==> flow/design.v <==
`timescale 1ns / 1ps
module led(
	input [15:0]y,
	input clk,
	input reset,
	output [6:0] a_to_g,
	output [3:0] en,
	output dp
    );
reg [3:0] an;
reg [6:0] ag;
reg [3:0] digit;   
reg [20:0] cot;  
assign dp = 1;   
assign s = cot[18:17];   
always @ ( * ) 
case (s)   
 0: digit = y[15:12];  
 1: digit = y[11:8]; 
 2: digit = y[7:4];
 3: digit = y[3:0]; 
 default: digit = y[15:12];  
endcase 
always @ ( * )  
 case (digit)   
 0: ag = 7'b000_0001;  
 1: ag = 7'b100_1111;
 2: ag = 7'b001_0010;  
 3: ag = 7'b000_0110;  
 4: ag = 7'b100_1100;  
 5: ag = 7'b010_0100;  
 6: ag = 7'b010_0000;  
 7: ag = 7'b000_1111;  
 8: ag = 7'b000_0000;  
 9: ag = 7'b000_0100;  
 'hA: ag = 7'b000_1000;  
 'hB: ag = 7'b110_0000;  
 'hC: ag = 7'b011_0001;  
 'hD: ag = 7'b100_0010;  
 'hE: ag = 7'b011_0000;  
 'hF: ag = 7'b011_1000;   
 default: ag = 7'b000_0001;   
endcase   
 always @ ( * )  
 begin   
 an = 4'b1111;   
 an[s] = 0;  
 end     
always @ (posedge clk or negedge reset)  
 begin   
 if (!reset)  
	cot <= 0;  
else 
   	cot <= cot + 1; 
end
assign a_to_g = ag;
assign en = an;
endmodule
### Tool chain data of led

What the tools print for led, step after step.
Lines are those of the file above, counted from 1.
Operators: Yosys type, input widths -> output width; for muxes data width and select width s.
Library cell names are shortened.
The mark - stands for no value.

| inputs | value |
|---|---|
| top | led |
| clock input | clk |
| standard-cell library | sky130hd |
| timing corner | tt_025C_1v80 |

### Word-level counts

Counts by Yosys on the flattened word-level netlist (proc, flatten, opt, wreduce; memories kept). Register bits leave out memories and registers merged into their read ports (data or address); mux counts leave out enables and synchronous resets folded into registers. Print and check cells are left out. Cells with the same type and inputs are merged into one.
Memory sizes are those after Yosys's memory passes, which may raise the word count (mostly to a power of two), join words into wider ones and drop unused or constant bits.

| cells by class | value |
|---|---|
| shift-type cells | 2 |
| equal/unequal tests | 0 |
| div/mod/pow operators | 0 |
| mux-type cells | 1 |
| bitwise logic cells | 3 |
| reductions and logical operators | 0 |
| add/sub/neg operators | 2 |
| multiply operators | 0 |
| order comparisons | 0 |

Operators by type and width:

| kind | count |
|---|---|
| $add 21x1->21 const B | 1 |
| $shift 1x2->4 const A | 2 |
| $pmux 4 s2 | 1 |
| $or 4x4->4 | 1 |
| $not 4->4 | 1 |
| $neg 1->2 | 1 |
| $not 1->1 | 1 |

| storage and ports | value |
|---|---|
| word width x clocked read ports | 0 |
| memory bits (writable) | 0 |
| input port bits | 18 |
| bits in registers | 21 |
| memories kept | 1 |
| latch bits | 0 |
| ROM bits | 112 |

Memory list:

| name | depth | width | rd ports | write ports | RTL line | text |
|---|---|---|---|---|---|---|
| (no name shown) | 16 | 7 | 1 | 0 | 25 | `case (digit)` |

### Depth

Depth = most cells in a row (Yosys ltp): at word level without a register or memory, in the mapped netlist without a sequential cell, where the memories' decode and read muxes count.

| depth | value |
|---|---|
| depth in word-level cells | 4 |
| ABC_AREA | 1 |
| gate-level depth with buffers | 9 |
| gate-level depth less buffers | 9 |

### Netlist

The flow's flattened synthesis, as Yosys stat reports it; memories are mapped. The netlist is that of the ABC_AREA named above (0 if unset); the other value can give another one.
Totals and module areas in this step are rounded.

Cells by type:

| type | count | total area (sq um) |
|---|---|---|
| dfrtp_1 | 18 | 450.432 |
| nand2_1 | 47 | 176.419 |
| nand3_1 | 19 | 95.091 |
| ha_1 | 7 | 87.584 |
| xnor2_1 | 7 | 61.309 |
| inv_1 | 16 | 60.058 |
| nor2_1 | 14 | 52.55 |
| nand2_2 | 6 | 37.536 |
| buf_4 | 4 | 30.029 |
| xor2_1 | 3 | 26.275 |
| nor2_2 | 4 | 25.024 |
| nand2_4 | 2 | 22.522 |
| o21ai_1 | 4 | 20.019 |
| o21ai_2 | 2 | 17.517 |
| o21ai_4 | 1 | 16.266 |
| inv_4 | 2 | 12.512 |
| buf_6 | 1 | 11.261 |
| nand3_2 | 1 | 10.01 |

Not listed: further types 5, cells in them 5.

| mapped netlist | value |
|---|---|
| flip-flops | 18 |
| buffer cells | 5 |
| synthesis area | 1200 sq um |
| sequential area | 450 sq um |
| cell count | 163 |

### Worst setup path after synthesis

OpenSTA on the mapped netlist: ideal clock, no wires. The path of least setup slack (recovery checks aside). Input and output delay are each 20% of the period. Register names are those of the netlist, which keeps one name where synthesis merged equal registers.

| timing after synthesis | value |
|---|---|
| kind | register to output |
| start | reg cot[17] |
| end | out a_to_g[6] |
| path buffers | 1 |
| clock period | 2.45 ns |
| required time | 1.960 ns |
| stages on the path | 9 |
| external output delay | 0.490 ns |
| time at the first pin | 0.000 ns |
| path delay | 1.362 ns |
| arrival | 1.362 ns |
| path slack | 0.598 ns |
| synthesis period reached | 1.852 ns |

"path delay" = arrival - input delay + setup time.
At an output port there is no setup time.
"stages on the path" counts driving pins, that of a launching flip-flop among them; a cell with two outputs on the path counts twice.
"synthesis period reached" = period - worst setup slack (recovery checks aside). The figure is calculated, with input and output delays left at 20% of the set period.
Between the ends stands the longest chain of elaborated cells between them, by number of cells; it is not shown to be the way that was timed. Of several equally long chains one is given.
A line is the first line of the expression or statement that the cell stems from. Yosys adds cells for indexed reads and writes and turns some case tables into memories.
The chain passes a memory read, where the word-level depth is cut; so it can be longer than that depth.

| on the way, after synthesis | value |
|---|---|
| cells stage by stage | dfrtp_1 -> buf_6 -> o21ai_2 -> inv_1 -> ha_1 -> inv_1 -> nand2_1 -> nand3_1 -> nand3_1 |
| cells in the longest elaborated chain | 3 |

RTL lines, path after synthesis:

| element | RTL line | text |
|---|---|---|
| start, declared | 13 | `reg [20:0] cot;` |
| start, assigned | 52 | `cot <= 0;` |
| start, assigned | 54 | `cot <= cot + 1;` |
| $not 1->1 | 17 | `case (s)` |
| $pmux 4 s2 | 17 |  |
| $mem_v2 16x7 | 25 | `case (digit)` |
| end, declared | 6 | `output [6:0] a_to_g,` |

### Worst path after layout

From the final timing report of flow run 1: the path of least setup slack in the routed layout; clock arrival at registers is part of the times.

| timing after layout | value |
|---|---|
| kind | input to output |
| start | in y[8] |
| end | out a_to_g[6] |
| arrival | 2.59 ns |
| external output delay | 0.80 ns |
| clock period | 4.01 ns |
| path buffers | 2 |
| required time | 3.21 ns |
| stages on the path | 11 |
| path slack | 0.62 ns |
| time at the first pin | 0.80 ns |

Between the ends stands the longest chain of elaborated cells between them, by number of cells; it is not shown to be the way that was timed. Of several equally long chains one is given.
The chain passes a memory read, where the word-level depth is cut; so it can be longer than that depth.

| on the way, after layout | value |
|---|---|
| cells stage by stage | clkdlybuf4s50_1 -> inv_1 -> nand2_1 -> o21ai_4 -> inv_2 -> ha_2 -> inv_1 -> nand2_1 -> nand3_1 -> nand3_1 -> clkdlybuf4s50_1 |
| cells in the longest elaborated chain | 2 |

RTL lines, path after layout:

| element | RTL line | text |
|---|---|---|
| start, declared | 3 | `input [15:0]y,` |
| $pmux 4 s2 | 17 | `case (s)` |
| $mem_v2 16x7 | 25 | `case (digit)` |
| end, declared | 6 | `output [6:0] a_to_g,` |

Lab notebook: led

Top module led; platform sky130hd; tools Yosys and OpenROAD; 2 stored runs in no particular order. Input and output delays are each 20% of the period that was set; the output load is 0.01 pF.
"achieved period" is the run's clock period less its worst setup slack. It is reckoned from that one timing run; input and output delays stay at 20% of the period that was set.
"allowed time less slack (worst setup path)" = time allowed to the worst setup path (clock period - input delay - output delay, where it has them) - its slack; a late launch clock adds to it, a late capture clock takes from it.
"overall power": no workload was simulated; the value follows from the tool's default switching activity.
The results are shown rounded.

## Flow run 1

==> flow/run.sh <==
#!/bin/bash
# the make line also repeats the synthesis and layout settings of config.mk as NAME=value (left out here)
make -C /OpenROAD-flow-scripts/flow DESIGN_CONFIG=/design/flow/config.mk WORK_HOME=/design/flow/orfs CLKGATE_MAP_FILE= finish
==> flow/config.mk <==
export PLATFORM = sky130hd
export DESIGN_NAME = led
export DESIGN_NICKNAME = led
export VERILOG_FILES = /design/flow/design.v
export SDC_FILE = /design/flow/constraint.sdc
export NUM_CORES = 4
export LEC_CHECK = 0
export ABC_AREA = 1
export CAP_MARGIN = 15
export CORE_MARGIN = 8
export CORE_UTILIZATION = 62
export CTS_CLUSTER_SIZE = 64
export GPL_TIMING_DRIVEN = 1
export HOLD_SLACK_MARGIN = 0.27
export SETUP_SLACK_MARGIN = 0.89
export SLEW_MARGIN = 20
export TNS_END_PERCENT = 40
==> flow/constraint.sdc <==
create_clock -name core_clock -period 4.01 [get_ports {clk}]
set_input_delay 0.8020 -clock core_clock [delete_from_list [all_inputs] [get_ports {clk}]]
set_output_delay 0.8020 -clock core_clock [all_outputs]
set_load 0.01 [all_outputs]

| result of flow run 1 | value |
|---|---|
| synthesized cell area | 1200 sq um |
| standard-cell area of the final layout | 1500 sq um |
| die size | 3700 sq um |
| overall power | 0.35 mW |
| worst hold slack | 0.49 ns |
| post-layout utilization | 0.77 |
| worst setup slack after layout | 0.62 ns |
| total negative slack on setup checks | 0.000 ns |
| achieved period | 3.389 ns |
| allowed time less slack (worst setup path) | 1.79 ns |
| class of the worst setup path | input to output |

## Flow run 2

==> flow/run.sh <==
#!/bin/bash
# the make line also repeats the synthesis and layout settings of config.mk as NAME=value (left out here)
make -C /OpenROAD-flow-scripts/flow DESIGN_CONFIG=/design/flow/config.mk WORK_HOME=/design/flow/orfs CLKGATE_MAP_FILE= finish
==> flow/config.mk <==
export PLATFORM = sky130hd
export DESIGN_NAME = led
export DESIGN_NICKNAME = led
export VERILOG_FILES = /design/flow/design.v
export SDC_FILE = /design/flow/constraint.sdc
export NUM_CORES = 4
export LEC_CHECK = 0
export CAP_MARGIN = 20
export CORE_MARGIN = 2
export CORE_UTILIZATION = 40
export SETUP_SLACK_MARGIN = 0.26
export SLEW_MARGIN = 20
==> flow/constraint.sdc <==
create_clock -name core_clock -period 2.31 [get_ports {clk}]
set_input_delay 0.4620 -clock core_clock [delete_from_list [all_inputs] [get_ports {clk}]]
set_output_delay 0.4620 -clock core_clock [all_outputs]
set_load 0.01 [all_outputs]

| result of flow run 2 | value |
|---|---|
| synthesized cell area | 1100 sq um |
| standard-cell area of the final layout | 1600 sq um |
| die size | 3200 sq um |
| overall power | 0.59 mW |
| worst hold slack | 0.48 ns |
| post-layout utilization | 0.58 |
| worst setup slack after layout | 0.009 ns |
| total negative slack on setup checks | 0.000 ns |
| achieved period | 2.301 ns |
| allowed time less slack (worst setup path) | 1.84 ns |
| class of the worst setup path | register to output |
